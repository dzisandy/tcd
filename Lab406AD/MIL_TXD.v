==> flow/design.v <==
`timescale 1ns / 1ps
module MIL_TXD(input clk, 			output wire TXP,  
					input[15:0]dat, 	output wire TXN,  
					input txen, 		output wire SY1,  
											output wire SY2,  
											output reg en_tx=0,  
											output reg T_dat=0,  
											output wire T_end,  
											output wire SDAT,  
											output reg FT_cp=0,  
											output reg [4:0]cb_bit =0,  
											output wire ce_tact);
parameter TXvel = 1000000 ;  
parameter Fclk = 50000000 ;  
reg [5:0]cb_ce =0;  
wire ce = (cb_ce == (Fclk /(2*TXvel)));
reg bf_SY1=0, bf_SY2=0 ;  
reg CW_DW=0 ;  
reg ttxen=0;  
reg QM =0;  
assign ce_tact = ce & QM ;  
wire start = ttxen & !en_tx ;  
assign SY1 = en_tx & bf_SY1 ;  
assign SY2 = en_tx & bf_SY2 ;  
reg [15:0]sr_dat=0 ;  
wire st1 = (cb_bit==1) & en_tx ;  
wire st2 = (cb_bit==2) & en_tx ;  
wire st18 = (cb_bit==18) & en_tx;  
assign T_end = (cb_bit==19) & en_tx;  
assign TXP = (en_tx & (( CW_DW & SY1) |  
(!CW_DW & SY2) |
(T_dat & (sr_dat[15]^QM)) |
(T_end & (FT_cp^QM)))) ^ ((T_dat | T_end) & ce_tact) ;
assign TXN = (en_tx & ((!CW_DW & SY1) |  
(CW_DW & SY2) |
(T_dat & (sr_dat[15]^!QM)) |
(T_end & (FT_cp^!QM)))) ^ ((T_dat | T_end) & ce) ;
assign SDAT = sr_dat[15] & T_dat ;  
always @ (posedge clk) begin
cb_ce <= ce? 1 : cb_ce+1 ;  
QM <= (ce | start)? !QM : QM ;  
end
always @ (posedge clk) if (ce) begin
bf_SY1 <= (st1 & !QM)? 0 : ((T_end & QM) | (txen & !en_tx))? 1 : bf_SY1 ;
bf_SY2 <= (st1 & !QM)? 1 : (st2 & QM)? 0 : bf_SY2 ;
end
always @ (posedge clk) if (ce_tact) begin
ttxen <= txen ;  
en_tx <= ttxen? 1 : (!txen & T_end)? 0 : en_tx ;
cb_bit <= (!en_tx | T_end)? 0 : en_tx? cb_bit+1 : cb_bit ;
T_dat <= st2? 1 : st18? 0 : T_dat ;
sr_dat <= st2? dat : T_dat? sr_dat<<1 : sr_dat ;
FT_cp <= st2? 1 : (T_dat & sr_dat[15])? !FT_cp : FT_cp ;
CW_DW <= start? 1 : T_end? 0 : CW_DW ;  
end
endmodule
# Reports on MIL_TXD

Tool output for the design above, in the order of the flow.
Lines are those of the file above, counted from 1.
Library cell names are shortened.
Not given: --

Top module: MIL_TXD
Clock: clk
Library: sky130hd
Timing corner: tt_025C_1v80

# Elaborated design

Counts by Yosys on the flattened word-level netlist (proc, flatten, opt, wreduce; memories kept). Register bits leave out memories and registers merged into their read ports (data or address). Print and check cells are left out. Cells with the same type and inputs are merged into one.

Add/subtract/negate cells: 2
Eq/ne operators: 5
Mux-type cells: 9
Bitwise logic cells: 42
Reduce/logical cells: 7

Operator list:

| operator                                                 | number |
| 16-bit 2-to-1 mux                                        | 2 |
| 1-bit AND                                                | 26 |
| 1-bit bitwise OR                                         | 10 |
| 5-bit == test with constant B                            | 2 |
| 1-bit XOR                                                | 6 |
| 6-bit by 1-bit adder with 6-bit output with constant B   | 1 |
| 6-bit by 5-bit == test with 1-bit output with constant B | 1 |
| 1-bit 2-to-1 mux                                         | 6 |
| 1-bit zero test                                          | 5 |
| 5-bit by 1-bit adder with 5-bit output with constant B   | 1 |
| 5-bit by 1-bit == test with 1-bit output with constant B | 1 |
| 5-bit by 2-bit == test with 1-bit output with constant B | 1 |
| 5-bit 2-to-1 mux                                         | 1 |
| 2-bit AND reduction                                      | 1 |
| 2-bit nonzero test                                       | 1 |

Register bits after elaboration: 35
Input bits: 18
Output and inout bits: 15
Cells after elaboration: 76

# Longest topological paths

Yosys ltp: most cells in a row. Word level: on the elaborated netlist, between registers, memories and ports. Mapped: between sequential cells and ports; inverters and the memories' decode and read muxes count.

Depth after elaboration: 7
ABC_AREA: 1
Depth in mapped cells: 10

# Netlist

The flow's flattened synthesis, as Yosys stat reports it; memories are mapped. The netlist is that of the ABC_AREA named above (0 if unset); the other value can give another one.

Cells in the netlist: 210
Mapped area: 1771.7 um^2
Flip-flop cells: 35

Cells by type:

| cell type | number | area in all (um^2) |
| edfxtp_1  | 29     | 870.835 |
| nand2_1   | 90     | 337.824 |
| dfxtp_1   | 6      | 120.115 |
| inv_1     | 29     | 108.854 |
| ha_1      | 5      | 62.56 |
| nor2_1    | 14     | 52.55 |
| nand3_1   | 9      | 45.043 |
| a21oi_1   | 8      | 40.038 |
| o21ai_0   | 5      | 25.024 |
| nor3_4    | 1      | 16.266 |
| nor3_1    | 3      | 15.014 |
| buf_6     | 1      | 11.261 |
| xor2_1    | 1      | 8.758 |
| buf_4     | 1      | 7.507 |
| o211ai_1  | 1      | 7.507 |
| o21a_1    | 1      | 7.507 |
| inv_4     | 1      | 6.256 |
| nand2_2   | 1      | 6.256 |

Other cell types: 4; their cells: 4.

# Path before layout

Source: OpenSTA report_checks on the synthesized netlist (no wires, ideal clock, input and output delay 20% of the period each), path of least setup slack; recovery checks are left aside. Register names are those of the netlist, which keeps one name where synthesis merged equal registers.

Kind: flip-flop to flip-flop
Start point: register cb_bit[0]
End point: register sr_dat[0]
Period: 2.88 ns
Library setup time: 0.394 ns
Launch time at the first pin: 0.000 ns
Arrival: 2.130 ns
Data required time: 2.486 ns
Slack: 0.356 ns
Path delay: 2.524 ns
Driving pins on the path: 8
Buffers on the path: 1
Synthesis period reached: 2.524 ns

"path delay" is the arrival time less input delay plus setup time.
"driving pins on the path": output pins that drive a net of the path, with the launching flip-flop's if there is one; two outputs of one cell count as two.
"synthesis period reached" is the clock period less the worst setup slack; recovery checks do not enter. This is arithmetic on one report: input and output delays are still those of the set period (20% each).
The rows between start and end are the longest chain of elaborated cells between them; the timing report does not say that the signal goes this way. Where chains are equally long, one stands for them.
Each line given opens the expression or statement behind the cell; cells for indexed reads and writes are added by Yosys, which also makes memories of some case tables.
The path ends at the enable pin of a flip-flop; only ways to that pin are counted.

Path through: edfxtp_1 > inv_1 > ha_1 > nand2_2 > nor3_4 > inv_4 > buf_6 > a21oi_1
Length of the longest elaborated chain: 4

RTL lines, path post-synthesis:

| what                                     | RTL line | text |
| start: declaration                       | 11       | `output reg [4:0]cb_bit =0,` |
| start: assignment                        | 50       | `cb_bit <= (!en_tx \| T_end)? 0 : en_tx? cb_bit+1 : cb_bit ;` |
| 5-bit by 2-bit == test with 1-bit output | 27       | `wire st2 = (cb_bit==2) & en_tx ;` |
| 1-bit AND                                | 27       |  |
| 2-bit nonzero test                       | --       |  |
| 2-bit AND reduction                      | --       |  |
| end: assignment                          | 52       | `sr_dat <= st2? dat : T_dat? sr_dat<<1 : sr_dat ;` |
| end: declaration                         | 25       | `reg [15:0]sr_dat=0 ;` |

# Worst path after layout

From the final timing report of flow run A: the path of least setup slack in the routed layout; clock arrival at registers is part of the times.

Kind: flip-flop to output port
Start point: register cb_bit[0]
End point: output port TXN
Period: 2.76 ns
External output delay: 0.55 ns
Launch time at the first pin: 0.28 ns
Arrival: 2.08 ns
Data required time: 2.21 ns
Slack: 0.13 ns
Driving pins on the path: 10
Buffers on the path: 1

The rows between start and end are the longest chain of elaborated cells between them; the timing report does not say that the signal goes this way. Where chains are equally long, one stands for them.

Path through: edfxtp_1 > ha_2 > nand2_1 > inv_1 > nand3_1 > nand2_1 > nand2_1 > nand3_1 > nand2_1 > clkdlybuf4s50_1
Length of the longest elaborated chain: 6

RTL lines, path post-layout:

| what               | RTL line | text |
| start: declaration | 11       | `output reg [4:0]cb_bit =0,` |
| start: assignment  | 50       | `cb_bit <= (!en_tx \| T_end)? 0 : en_tx? cb_bit+1 : cb_bit ;` |
| 5-bit == test      | 29       | `assign T_end = (cb_bit==19) & en_tx;` |
| 1-bit AND          | 29       |  |
| 1-bit AND          | 37       | `(T_end & (FT_cp^!QM)))) ^ ((T_dat \| T_end) & ce) ;` |
| 1-bit bitwise OR   | 34       | `assign TXN = (en_tx & ((!CW_DW & SY1) \|` |
| 1-bit AND          | 34       |  |
| 1-bit XOR          | 34       |  |
| end: declaration   | 3        | `input[15:0]dat, output wire TXN,` |

Subject: flow runs of MIL_TXD

Hi,

Measured results for MIL_TXD: 2 stored runs of the Yosys and OpenROAD flow on sky130hd. The settings differ; the order carries no meaning. The constraints put input and output delay at 20% of the set period each and load the outputs with 0.01 pF.
"time used up by the worst setup path" is the time allowed to the run's worst setup path (the clock period less input and output delay, where it has them) less its slack. Clock arrival times count: a late capture clock shortens it, a late launch clock lengthens it.
By "power consumption" is meant OpenSTA's value without simulated activity: inputs other than the clock are taken to toggle once in ten clock periods, and the tool carries that through the logic.
Settings: n/a = not set for that run.

| item                                      | flow run A               | flow run B               |
| period_ns                                 | 2.76                     | 2.29                     |
| CORE_UTILIZATION                          | 16                       | 19                       |
| PLACE_DENSITY                             | 0.56                     | n/a                      |
| CELL_PAD_IN_SITES_GLOBAL_PLACEMENT        | 0                        | n/a                      |
| ABC_AREA                                  | 1                        | n/a                      |
| GPL_TIMING_DRIVEN                         | 1                        | 0                        |
| GPL_ROUTABILITY_DRIVEN                    | 0                        | n/a                      |
| CTS_CLUSTER_SIZE                          | 19                       | n/a                      |
| SLEW_MARGIN                               | 0                        | 25                       |
| MIN_ROUTING_LAYER                         | met1                     | met1                     |
| MAX_ROUTING_LAYER                         | met4                     | met4                     |
| CAP_MARGIN                                | 20                       | 40                       |
| CORE_MARGIN                               | 2                        | 5                        |
| SETUP_SLACK_MARGIN                        | n/a                      | 0.64                     |
| HOLD_SLACK_MARGIN                         | n/a                      | 0.03                     |
| TNS_END_PERCENT                           | n/a                      | 75                       |
| CTS_CLUSTER_DIAMETER                      | n/a                      | 235                      |
| setup slack of the worst path (ns)        | 0.131                    | -0.171                   |
| power consumption (mW)                    | 0.9886                   | 1.152                    |
| standard-cell area after layout (um^2)    | 2431.1                   | 2946.6                   |
| cell area after synthesis (um^2)          | 1771.7                   | 1719.1                   |
| utilization after routing                 | 0.224                    | 0.336                    |
| summed negative setup slack (ns)          | 0.000                    | -0.341                   |
| die size (um^2)                           | 11931.2                  | 11050.2                  |
| time used up by the worst setup path (ns) | 2.08                     | 2.00                     |
| worst path kind                           | flip-flop to output port | flip-flop to output port |

Regards
