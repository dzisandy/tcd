==> flow/design.v <==
`timescale 1ns / 1ps
module MIL_RXD( input In_P,		output wire RXN,
					 input In_N,		output wire RXP,
					 input clk,			output wire D_RXN,
											output wire D_RXP,
											output wire ok_SY_DW,
											output wire ok_SY_CW,
											output reg [6:0] cb_tact=0,
											output wire dRXPN,
											output wire en_wr,
											output wire ce_bit,
											output wire we_bit,
											output wire ce_tact,
											output reg sr_dat = 0, 
											output reg en_rx = 0,
											output reg T_dat_rx = 0,
											output wire T_end,
											output reg [15:0] data = 0,
											output reg FT_cp = 0,
											output wire ok_rx
    );
	reg [1:0] P_delay = {0, 0};
	reg [1:0] N_delay = {0, 0};
	reg [74:0] sr_RXN = 0;
	reg [74:0] sr_RXP = 0;
	reg [7:0] cb_SY_DW = 0;
	reg [7:0] cb_SY_CW = 0;
	wire DW_detect;
	wire CW_detect;
	reg [6:0] cb_we_bit = 0;
	reg [6:0] cb_ce = 0;
	reg [6:0] cb_rx_bit = 0;
	always @(posedge clk) begin
		P_delay <= P_delay << 1;
		P_delay[0] <= In_P;
		N_delay <= N_delay << 1;
		N_delay[0] <= In_N;
		sr_RXN <= sr_RXN << 1;
		sr_RXN[0] <= RXN;
		sr_RXP <= sr_RXP << 1;
		sr_RXP[0] <= RXP;
		cb_we_bit <= ce_bit ? 0 : cb_we_bit + 1;
		cb_SY_DW <= DW_detect ? cb_SY_DW + 1 : !DW_detect ? 0 : cb_SY_DW;
		cb_SY_CW <= CW_detect ? cb_SY_CW + 1 : !CW_detect ? 0 : cb_SY_CW;
		cb_tact <= ce_bit ? 25 : ce_tact ? 0 : cb_tact + 1;
		cb_ce <= (ce_tact & (cb_ce < 20)) ? cb_ce + 1 : 0;
		en_rx <= (ok_SY_DW | ok_SY_CW) ? 1 : cb_rx_bit == 17 ? 0 : en_rx;
		T_dat_rx <= (ok_SY_DW | ok_SY_CW) ? 1 : cb_rx_bit == 16 ? 0 : T_dat_rx; 
		cb_rx_bit <= (ok_SY_DW | ok_SY_CW) ? 0 : ce_tact ? cb_rx_bit + 1 : cb_rx_bit;
		sr_dat = en_rx & we_bit & RXP ? 0 : en_rx & we_bit & !RXP ? 1 : en_rx ? sr_dat : 0;
		FT_cp <= (ok_SY_DW | ok_SY_CW) ? 1 : (T_dat_rx & we_bit & sr_dat) ? !FT_cp : FT_cp; 
		data <= (T_dat_rx & cb_we_bit == 12) ? (data << 1)|sr_dat : data;
	end
	assign RXN = N_delay[1];
	assign RXP = P_delay[1];
	assign D_RXN = sr_RXN[74];
	assign D_RXP = sr_RXP[74];
	assign DW_detect = RXP & D_RXN;
	assign CW_detect = RXN & D_RXP;	
	assign ok_SY_DW = cb_SY_DW >= 70;
	assign ok_SY_CW = cb_SY_CW >= 70;
	assign dRXPN = (In_P & ! RXP) | (!In_P & RXP);
	assign en_wr = (cb_tact > 21 ) & (cb_tact < 28);
	assign ce_bit = en_wr & dRXPN;
	assign we_bit = cb_we_bit == 12;
	assign ce_tact = cb_tact == 49;
	assign T_end = cb_rx_bit == 16;
	assign ok_rx = T_end & !(sr_dat ^ FT_cp);  
endmodule
Step by step through the tools: MIL_RXD
The steps from the RTL of MIL_RXD to its reports follow in flow order.
Lines are those of the file above, counted from 1.
Not given: --
Design
  top module: MIL_RXD
  clock: clk
  cell library: sky130hd
  timing corner: tt_025C_1v80

After elaboration
Counts by Yosys on the flattened word-level netlist (proc, flatten, opt, wreduce; memories kept). Register bits leave out memories and registers merged into their read ports (data or address). Print and check cells are left out. Cells with the same type and inputs are merged into one.
Word-level totals
  memory bits (writable): 0
  register bits: 211
  word-level cells: 53
  memory bits (read-only): 0
  output and inout port bits: 40
  bits of input ports: 3
  clocked read ports x word width: 0
  bits in latches: 0
  memories: 0
Operators by class
  eq/ne operators: 4
  add/subtract/negate cells: 5
  shifts and indexed selects: 0
  multiply operators: 0
  bitwise logic cells: 16
  divide/modulo/power cells: 0
  multiplexer cells: 4
  order comparisons: 4
  reduce/logical cells: 5
Operators with widths (number)
  adder 7 x 1 -> 7 bit with constant B: 3
  OR 16 x 1 -> 16 bit: 1
  adder 8 x 1 -> 8 bit with constant B: 2
  >= comparator 8 x 7 -> 1 bit with constant B: 2
  equality test 7 x 5 -> 1 bit with constant B: 2
  bitwise AND 1 bit: 12
  equality test 7 x 4 -> 1 bit with constant B: 1
  greater-than comparator 7 x 5 -> 1 bit with constant B: 1
  less-than comparator 7 x 5 -> 1 bit with constant B: 1
  equality test 7 x 6 -> 1 bit with constant B: 1
  two-way mux 5 bit: 1
  zero test 1 bit: 4
  two-way mux 1 bit: 3
  OR 1 bit: 2
  OR reduction 2 bit: 1
  bitwise XOR 1 bit: 1

Longest topological paths
Longest topological path by Yosys (ltp), each cell counted once; first at word level (registers and memories cut), then after technology mapping (sequential cells cut; the memories' decode and read muxes count).
Depth
  depth in word-level cells: 6
  ABC_AREA: 0
  gate-level depth with buffers: 7
  mapped depth without buffers: 6

Netlist
The flow's flattened synthesis, as Yosys stat reports it; memories are mapped. The netlist is that of the ABC_AREA named above (0 if unset); the other value can give another one.
Totals and module areas in this step are rounded.
Cells by type
  sky130_fd_sc_hd__dfxtp_1: number 195, total area 3.9E+03 sq um
  sky130_fd_sc_hd__edfxtp_1: number 16, total area 480.461 sq um
  sky130_fd_sc_hd__xor2_1: number 18, total area 157.651 sq um
  sky130_fd_sc_hd__ha_1: number 11, total area 137.632 sq um
  sky130_fd_sc_hd__nor2_1: number 32, total area 120.115 sq um
  sky130_fd_sc_hd__xnor2_1: number 12, total area 105.101 sq um
  sky130_fd_sc_hd__nand3_1: number 14, total area 70.067 sq um
  sky130_fd_sc_hd__inv_1: number 11, total area 41.29 sq um
  sky130_fd_sc_hd__nand4_1: number 5, total area 31.28 sq um
  sky130_fd_sc_hd__nand2_1: number 8, total area 30.029 sq um
  sky130_fd_sc_hd__nor3_1: number 6, total area 30.029 sq um
  sky130_fd_sc_hd__nor3_2: number 3, total area 30.029 sq um
  sky130_fd_sc_hd__nor4b_2: number 2, total area 30.029 sq um
  sky130_fd_sc_hd__and3_1: number 4, total area 25.024 sq um
  sky130_fd_sc_hd__nor4_2: number 2, total area 25.024 sq um
  sky130_fd_sc_hd__nand2b_1: number 3, total area 18.768 sq um
  sky130_fd_sc_hd__nor2b_1: number 3, total area 18.768 sq um
  sky130_fd_sc_hd__a21o_1: number 2, total area 15.014 sq um
Not listed: further types 20, cells in them 26.
Mapped netlist
  flip-flops: 211
  area of sequential cells: 4380 sq um
  buffer cells: 4
  cells in the netlist: 373
  cell area after synthesis: 5460 sq um

Timing after synthesis
Source: OpenSTA report_checks on the synthesized netlist (no wires, ideal clock, input and output delay 20% of the period each), path of least setup slack; recovery checks are left aside. Register names are those of the netlist, which keeps one name where synthesis merged equal registers.
Path post-synthesis
  path type: register to output
  from: register cb_tact[1]
  to: output port ce_bit
  data required time: 1.640 ns
  delay of the path: 1.324 ns
  external output delay: 0.410 ns
  stages: 7
  path slack: 0.316 ns
  arrival time: 1.324 ns
  buffers on the path: 1
  time at the first pin: 0.000 ns
  clock period: 2.05 ns
  synthesis period reached: 1.734 ns
"delay of the path" = arrival - input delay + setup time.
A path that ends at an output port has no setup time.
"stages" counts driving pins, that of a launching flip-flop among them; a cell with two outputs on the path counts twice.
"synthesis period reached" = period - worst setup slack (recovery checks aside). The figure is calculated, with input and output delays left at 20% of the set period.
Between the ends stands the longest chain of elaborated cells between them, by number of cells; it is not shown to be the way that was timed. Of several equally long chains one is given.
A line is the first line of the expression or statement that the cell stems from. Yosys adds cells for indexed reads and writes and turns some case tables into memories.
Between the ends, post-synthesis
  cell sequence: sky130_fd_sc_hd__dfxtp_1 sky130_fd_sc_hd__inv_1 sky130_fd_sc_hd__ha_1 sky130_fd_sc_hd__nor2_1 sky130_fd_sc_hd__a31oi_1 sky130_fd_sc_hd__nor4b_2 sky130_fd_sc_hd__buf_4
  length of the longest elaborated chain: 3
  elaborated cells between the ends (all ways): 4
  source lines of those cells: 2
  those cells by class: compare: 2; logic: 2
RTL lines, path post-synthesis
  from (decl): line 8  | output reg [6:0] cb_tact=0,
  from (assign): line 45  | cb_tact <= ce_bit ? 25 : ce_tact ? 0 : cb_tact + 1;
  greater-than comparator 7 x 5 -> 1 bit: line 63  | assign en_wr = (cb_tact > 21 ) & (cb_tact < 28);
  bitwise AND 1 bit: line 63
  bitwise AND 1 bit: line 64  | assign ce_bit = en_wr & dRXPN;
  to (decl): line 11  | output wire ce_bit,

Timing after layout
From the final timing report of run A: the path of least setup slack in the routed layout; clock arrival at registers is part of the times.
Path post-layout
  path type: register to output
  from: register cb_rx_bit[3]
  to: output port ok_rx
  path slack: -0.14 ns
  data required time: 1.60 ns
  buffers on the path: 1
  arrival time: 1.74 ns
  external output delay: 0.40 ns
  time at the first pin: 0.50 ns
  clock period: 2.0 ns
  stages: 6
Between the ends stands the longest chain of elaborated cells between them, by number of cells; it is not shown to be the way that was timed. Of several equally long chains one is given.
Between the ends, post-layout
  cell sequence: sky130_fd_sc_hd__dfxtp_2 sky130_fd_sc_hd__or3_4 sky130_fd_sc_hd__nor3_4 sky130_fd_sc_hd__nand2_2 sky130_fd_sc_hd__nor2_1 sky130_fd_sc_hd__buf_2
  length of the longest elaborated chain: 2
  elaborated cells between the ends (all ways): 2
  those cells by class: eq/ne: 1; logic: 1
RTL lines, path post-layout
  from (decl): line 32  | reg [6:0] cb_rx_bit = 0;
  from (assign): line 49  | cb_rx_bit <= (ok_SY_DW | ok_SY_CW) ? 0 : ce_tact ? cb_rx_bit + 1 : cb_rx_bit;
  equality test 7 x 5 -> 1 bit: line 67  | assign T_end = cb_rx_bit == 16;
  bitwise AND 1 bit: line 68  | assign ok_rx = T_end & !(sr_dat ^ FT_cp);
  to (decl): line 20  | output wire ok_rx

Record of 2 stored runs of the RTL-to-layout flow on MIL_RXD, platform sky130hd. The runs are unordered. Constraints: input delay and output delay 20% of the set period each, output load 0.01 pF.
"achieved clock period": clock period set for the run, less the worst setup slack. It is reckoned from that one timing run; input and output delays stay at 20% of the period that was set.
"worst setup path time" = time allowed to the worst setup path (clock period - input delay - output delay, where it has them) - its slack; a late launch clock adds to it, a late capture clock takes from it.
The results are shown rounded.
[run A] settings: period_ns=2.0, CORE_UTILIZATION=56, PLACE_DENSITY_LB_ADDON=0.13, CELL_PAD_IN_SITES_GLOBAL_PLACEMENT=2, CELL_PAD_IN_SITES_DETAIL_PLACEMENT=0, GPL_ROUTABILITY_DRIVEN=0, CTS_CLUSTER_SIZE=63, CTS_CLUSTER_DIAMETER=130, MIN_ROUTING_LAYER=met1, MAX_ROUTING_LAYER=met5, CAP_MARGIN=20, CORE_MARGIN=2, SLEW_MARGIN=20
[run A] result: chip area after synthesis (Yosys) 5460 sq um, die area 10600 sq um, standard-cell area of the final layout 6630 sq um, utilization 0.691, worst setup slack after layout -0.137 ns, achieved clock period 2.137 ns, worst setup path time 1.74 ns, worst setup path kind register to output
[run B] settings: period_ns=1.76, CORE_UTILIZATION=24, CELL_PAD_IN_SITES_GLOBAL_PLACEMENT=0, CTS_CLUSTER_SIZE=46, CAP_MARGIN=20, CORE_MARGIN=2, SLEW_MARGIN=20
[run B] result: chip area after synthesis (Yosys) 5460 sq um, die area 24000 sq um, standard-cell area of the final layout 7400 sq um, utilization 0.329, worst setup slack after layout -0.385 ns, achieved clock period 2.145 ns, worst setup path time 1.79 ns, worst setup path kind register to output
